==> flow/design.v <==
`timescale 1ns / 1ps
module axi_stream_insert_header #(
    parameter DATA_WD       = 32                    ,
    parameter DATA_BYTE_WD  = DATA_WD / 8           ,
    parameter BYTE_CNT_WD   = 2
) (
    input                       clk             ,
    input                       rst_n           ,
    input                       valid_in        ,
    input [DATA_WD-1 : 0]       data_in         ,
    input [DATA_BYTE_WD-1 : 0]  keep_in         ,
    input                       last_in         ,
    output                      ready_in        ,
    output reg                       valid_out       ,
    output reg  [DATA_WD-1 : 0]      data_out        ,
    output reg  [DATA_BYTE_WD-1 : 0] keep_out        ,
    output                           last_out        ,
    input                            ready_out       ,
    input                         valid_insert    ,
    input   [DATA_WD-1 : 0]       data_insert     ,
    input   [DATA_BYTE_WD-1 : 0]  keep_insert     ,
    input   [BYTE_CNT_WD : 0]     byte_insert_cnt ,
    output                        ready_insert      
);
wire                        handshake           ;
wire                        handshake_in        ;
wire                        handshake_insert    ;
reg [DATA_WD-1 : 0]         shift_data          ;
reg [DATA_BYTE_WD-1 : 0]    shift_keep          ;
reg [DATA_BYTE_WD-1 : 0]    header_width        ;
reg                         header_insert_flag  ;
reg [DATA_BYTE_WD : 0]      keep_out_ext        ;
reg                         check_last          ;                      
assign ready_in = ready_out;
assign ready_insert = ready_out;
assign handshake_in = ready_out & valid_in;
assign handshake_insert = ready_out & valid_insert;
assign handshake = handshake_in & handshake_insert;
assign last_out = ~keep_out_ext[0];
always @(posedge clk)  begin
    if(~rst_n)  begin
        valid_out <= 0;
        data_out <= 0;
        keep_out <= 0;
        header_insert_flag <= 0;
        keep_out_ext <= 1;
        check_last <= 0;
    end
    else    begin
        if(handshake)   begin
            valid_out <= 1;
            if(~header_insert_flag) begin
                header_insert_flag <= header_insert_flag + 1;
                data_out <= (data_insert << (DATA_BYTE_WD - byte_insert_cnt)*8) + 
                    (data_in >> byte_insert_cnt*8);
                shift_data <= data_in;
                keep_out <= (keep_insert << (DATA_BYTE_WD - byte_insert_cnt)) + 
                    (keep_in >> byte_insert_cnt);
                shift_keep <= keep_in;
            end
            else    begin
                if(~last_in)    begin
                    header_insert_flag <= header_insert_flag;
                    data_out <= (shift_data << (DATA_BYTE_WD - byte_insert_cnt)*8) + 
                        (data_in >> byte_insert_cnt*8);
                    shift_data <= data_in;
                    keep_out <= (shift_keep << (DATA_BYTE_WD - byte_insert_cnt)) + 
                        (keep_in >> byte_insert_cnt);
                    shift_keep <= keep_in;
                    keep_out_ext <= keep_out_ext;
                end
                else    begin
                    header_insert_flag <= header_insert_flag;
                    keep_out_ext <= keep_in >> (byte_insert_cnt-1);
                    check_last <= 1;
                    data_out <= (shift_data << (DATA_BYTE_WD - byte_insert_cnt)*8) + 
                        (data_in >> byte_insert_cnt*8);
                    shift_data <= data_in;
                    keep_out <= (shift_keep << (DATA_BYTE_WD - byte_insert_cnt)) + 
                        (keep_in >> byte_insert_cnt);
                    shift_keep <= keep_in;
                end
            end
        end
        else    begin
            if(check_last)  begin
                if(keep_out_ext[0]) begin
                    valid_out <= 1;
                    check_last <= 0;
                    data_out <= shift_data << (DATA_BYTE_WD - byte_insert_cnt)*8;
                    keep_out <= shift_keep << (DATA_BYTE_WD - byte_insert_cnt);
                    keep_out_ext <= 0;
                end
                else    begin
                    check_last <= 0;
                    valid_out <= 0;
                    keep_out_ext <= 1;
                end
            end
            else    begin
                valid_out <= 0;
                keep_out_ext <= 1;
            end
        end
    end
end
endmodule
From RTL to reports: axi_stream_insert_header
The steps from the RTL of axi_stream_insert_header to its reports follow in flow order. Line numbers count from 1 in the design file above. Library cell names are shortened. A cell with -- has no value.

Top module: axi_stream_insert_header. Clock: clk. Cell library: sky130hd. Timing corner: tt_025C_1v80.

Word level
Counts by Yosys on the flattened word-level netlist (proc, flatten, opt, wreduce; memories kept). Register bits leave out memories and registers merged into their read ports (data or address). Print and check cells are left out. Cells with the same type and inputs are merged into one.

Register bits after elaboration: 76. Bits of input ports: 81. Output and inout port bits: 40. The figure for elaborated cells is 53.

$add $sub $neg: 7. The entry for equality and inequality tests reads 2. For shifts and indexed selects the number is 7. The figure for multiplexer cells is 20. Under bitwise gates (word level) stands 4. The entry for reductions and logical operators reads 5.

Operators by type and width (number): 32-bit 2-to-1 mux (4); 32-bit adder (2); 32-bit by 32-bit left shift with 32-bit output (2); 4-bit by 32-bit left shift with 4-bit output (2); 32-bit by 6-bit >> shifter with 32-bit output (1); 4-bit by 32-bit >> shifter with 1-bit output (1); 4-bit 2-to-1 mux (4); 1-bit 2-to-1 mux (12); 4-bit adder (2); 2-bit AND reduction (3); 2-bit inequality test with constant B (2); 2-bit nonzero test (2); 3-bit by 1-bit subtractor with 4-bit output with constant B (1); 3-bit by 3-bit subtractor with 4-bit output with constant A (1); 4-bit by 3-bit >> shifter with 4-bit output (1); 1-bit AND (3); 1-bit adder with constant B (1); 1-bit inverter (1).

Longest topological paths
Longest topological path by Yosys (ltp), each cell counted once; first at word level (registers and memories cut), then after technology mapping (sequential cells cut; the memories' decode and read muxes count).

For depth after elaboration the number is 5. ABC_AREA: 0. For mapped depth the number is 20. The figure for gate-level depth less buffers is 17.

Netlist
Source: synth_stat.txt of the flow (Yosys; design flattened, memories mapped). It holds for the ABC_AREA given above (unset counts as 0); a run with the other value may have another netlist.

Cell types: edfxtp_1 (number 36, total area 1.08E+03 µm²); dfxtp_1 (number 40, total area 800.768 µm²); mux2i_1 (number 45, total area 450.432 µm²); ha_1 (number 35, total area 437.92 µm²); nand2_1 (number 111, total area 416.65 µm²); a21oi_1 (number 73, total area 365.35 µm²); nor2_1 (number 97, total area 364.099 µm²); a211oi_1 (number 35, total area 262.752 µm²); and2_1 (number 22, total area 137.632 µm²); xnor2_1 (number 15, total area 131.376 µm²); xor2_1 (number 14, total area 122.618 µm²); clkbuf_1 (number 30, total area 112.608 µm²); o21ai_0 (number 21, total area 105.101 µm²); a21o_1 (number 13, total area 97.594 µm²); a311oi_1 (number 11, total area 96.342 µm²); nor3_1 (number 19, total area 95.091 µm²); nor2b_1 (number 12, total area 75.072 µm²); a221oi_1 (number 7, total area 61.309 µm²).

Other cell types: 54; their cells: 151.

For cell count the number is 787. The figure for mapped area is 6382.4 µm². Under sequential area stands 1881.8 µm². The figure for flip-flops is 76. Under buffer cells stands 49.

Timing after synthesis
Path of least setup slack by OpenSTA after synthesis, without wires, with an ideal clock, recovery checks aside; 20% of the period is set as input and as output delay. Where synthesis merged equal registers, the netlist keeps one of their names.

Kind: in2reg. From: in byte_insert_cnt[0]. To: reg data_out[30]. The entry for clock period reads 11.0 ns. The entry for external input delay reads 2.200 ns. The figure for library setup time is 0.130 ns. Launch time at the first pin: 2.200 ns. Under data arrival time stands 5.807 ns. Under required time stands 10.870 ns. The entry for slack reads 5.063 ns. For delay of the path the number is 3.737 ns. Stages: 19. Under synthesis period reached stands 5.937 ns.

"delay of the path" is the arrival time less input delay plus setup time. "stages" counts driving pins, that of a launching flip-flop among them; a cell with two outputs on the path counts twice. "synthesis period reached" is the clock period less the worst setup slack; recovery checks do not enter. This is arithmetic on one report: input and output delays are still those of the set period (20% each). The rows between start and end are the longest chain of elaborated cells between them; the timing report does not say that the signal goes this way. Where chains are equally long, one stands for them. A line is the first line of the expression or statement that the cell stems from. Yosys adds cells for indexed reads and writes and turns some case tables into memories. A register here has more assigning lines than the two given.

Cells stage by stage: inv_2 -> buf_1 -> ha_1 -> xor2_1 -> nor2_1 -> nand2_1 -> clkbuf_1 -> nor2_1 -> ha_1 -> fa_1 -> a21o_1 -> nand4_1 -> a21oi_1 -> o2111ai_1 -> nand2_1 -> a221oi_1 -> o21ai_0 -> o2111ai_1 -> o211ai_1. Cells in the longest elaborated chain: 5.

Ends and longest elaborated chain, after synthesis: from (decl) (line 22) `input   [BYTE_CNT_WD : 0]     byte_insert_cnt ,`; 3-bit by 3-bit subtractor with 4-bit output (line 54) `data_out <= (data_insert << (DATA_BYTE_WD - byte_insert_cnt)*8) +`; 32-bit by 32-bit left shift with 32-bit output (line 54); 32-bit adder (line 54); 32-bit 2-to-1 mux (line 52) `if(~header_insert_flag) begin`; 32-bit 2-to-1 mux (line 50) `if(handshake)   begin`; to (assign) (line 54); to (assign) (line 64) `data_out <= (shift_data << (DATA_BYTE_WD - byte_insert_cnt)*8) +`; to (decl) (line 15) `output reg  [DATA_WD-1 : 0]      data_out        ,`.

Path in the finished layout
Path of least setup slack in the final report of stored run 1 (OpenROAD, finished layout, wires in). Where an end is a register, its clock arrival counts in the times.

Kind: in2reg. From: in valid_insert. To: reg data_out[23]. The entry for clock period reads 4.83 ns. The entry for external input delay reads 0.97 ns. The figure for library setup time is 0.12 ns. Launch time at the first pin: 0.97 ns. Under data arrival time stands 4.84 ns. Under required time stands 5.06 ns. The entry for slack reads 0.22 ns. Stages: 18.

The rows between start and end are the longest chain of elaborated cells between them; the timing report does not say that the signal goes this way. Where chains are equally long, one stands for them. A register here has more assigning lines than the two given.

Cells stage by stage: clkdlybuf4s50_1 -> and4b_2 -> buf_12 -> buf_4 -> nand2_1 -> a21oi_1 -> mux2_2 -> and2_1 -> ha_1 -> o21ai_0 -> or2b_2 -> a31oi_2 -> a31oi_4 -> and3_4 -> a21oi_2 -> o21ai_2 -> xnor2_1 -> o22ai_1. Cells in the longest elaborated chain: 4.

Ends and longest elaborated chain, after layout: from (decl) (line 19) `input                         valid_insert    ,`; 1-bit AND (line 37) `assign handshake_insert = ready_out & valid_insert;`; 1-bit AND (line 38) `assign handshake = handshake_in & handshake_insert;`; 2-bit nonzero test; 2-bit AND reduction; to (assign) (line 54) `data_out <= (data_insert << (DATA_BYTE_WD - byte_insert_cnt)*8) +`; to (assign) (line 64) `data_out <= (shift_data << (DATA_BYTE_WD - byte_insert_cnt)*8) +`; to (decl) (line 15) `output reg  [DATA_WD-1 : 0]      data_out        ,`.

Wiki page: axi_stream_insert_header / flow data

Design axi_stream_insert_header on sky130hd. What follows are 2 stored runs of the flow, each under its own settings; their order means nothing. The constraints put input and output delay at 20% of the set period each and load the outputs with 0.01 pF. "period reached" means the clock period less the worst setup slack. The figure is calculated, with input and output delays left at 20% of the set period. "time on the worst setup path": the worst setup path's part of the clock period (all of it between registers, 20% less for each end at a port) less its slack. A launch clock that arrives late makes it longer, a capture clock that arrives late makes it shorter. "power consumption" is the tool's figure for a default switching activity; nothing was simulated.

Stored run 1 has these settings: period_ns 4.83; CORE_UTILIZATION 26; CAP_MARGIN 20; CORE_MARGIN 2; SLEW_MARGIN 20. The measured overall die area is 25816.5 µm². The final utilization reads 37.8%. The period reached stands at 4.611 ns. The measured setup TNS is 0.000 ns. For the worst setup slack after layout the run shows 0.219 ns. The measured power consumption is 2.117 mW. For the post-route worst hold slack the run shows 0.481 ns. The measured standard-cell area after routing is 9146.3 µm². The time on the worst setup path reads 3.65 ns. Type of the worst setup path: in2reg. The area of the synthesized netlist reads 6382.4 µm².

Stored run 2 has these settings: period_ns 4.2; CORE_UTILIZATION 38; SETUP_SLACK_MARGIN 0.78; PLACE_DENSITY_LB_ADDON 0.03; HOLD_SLACK_MARGIN 0.08; CORE_ASPECT_RATIO 0.7; CORE_MARGIN 4; ABC_AREA 0; CTS_CLUSTER_SIZE 54; CTS_CLUSTER_DIAMETER 103; CAP_MARGIN 25; MAX_ROUTING_LAYER met5; SLEW_MARGIN 20. The measured overall die area is 18966.4 µm². The final utilization reads 68.1%. The period reached stands at 3.742 ns. The measured setup TNS is 0.000 ns. For the worst setup slack after layout the run shows 0.458 ns. The measured power consumption is 2.684 mW. For the post-route worst hold slack the run shows 0.483 ns. The measured standard-cell area after routing is 11172.0 µm². The time on the worst setup path reads 2.90 ns. Type of the worst setup path: in2reg. The area of the synthesized netlist reads 6382.4 µm².
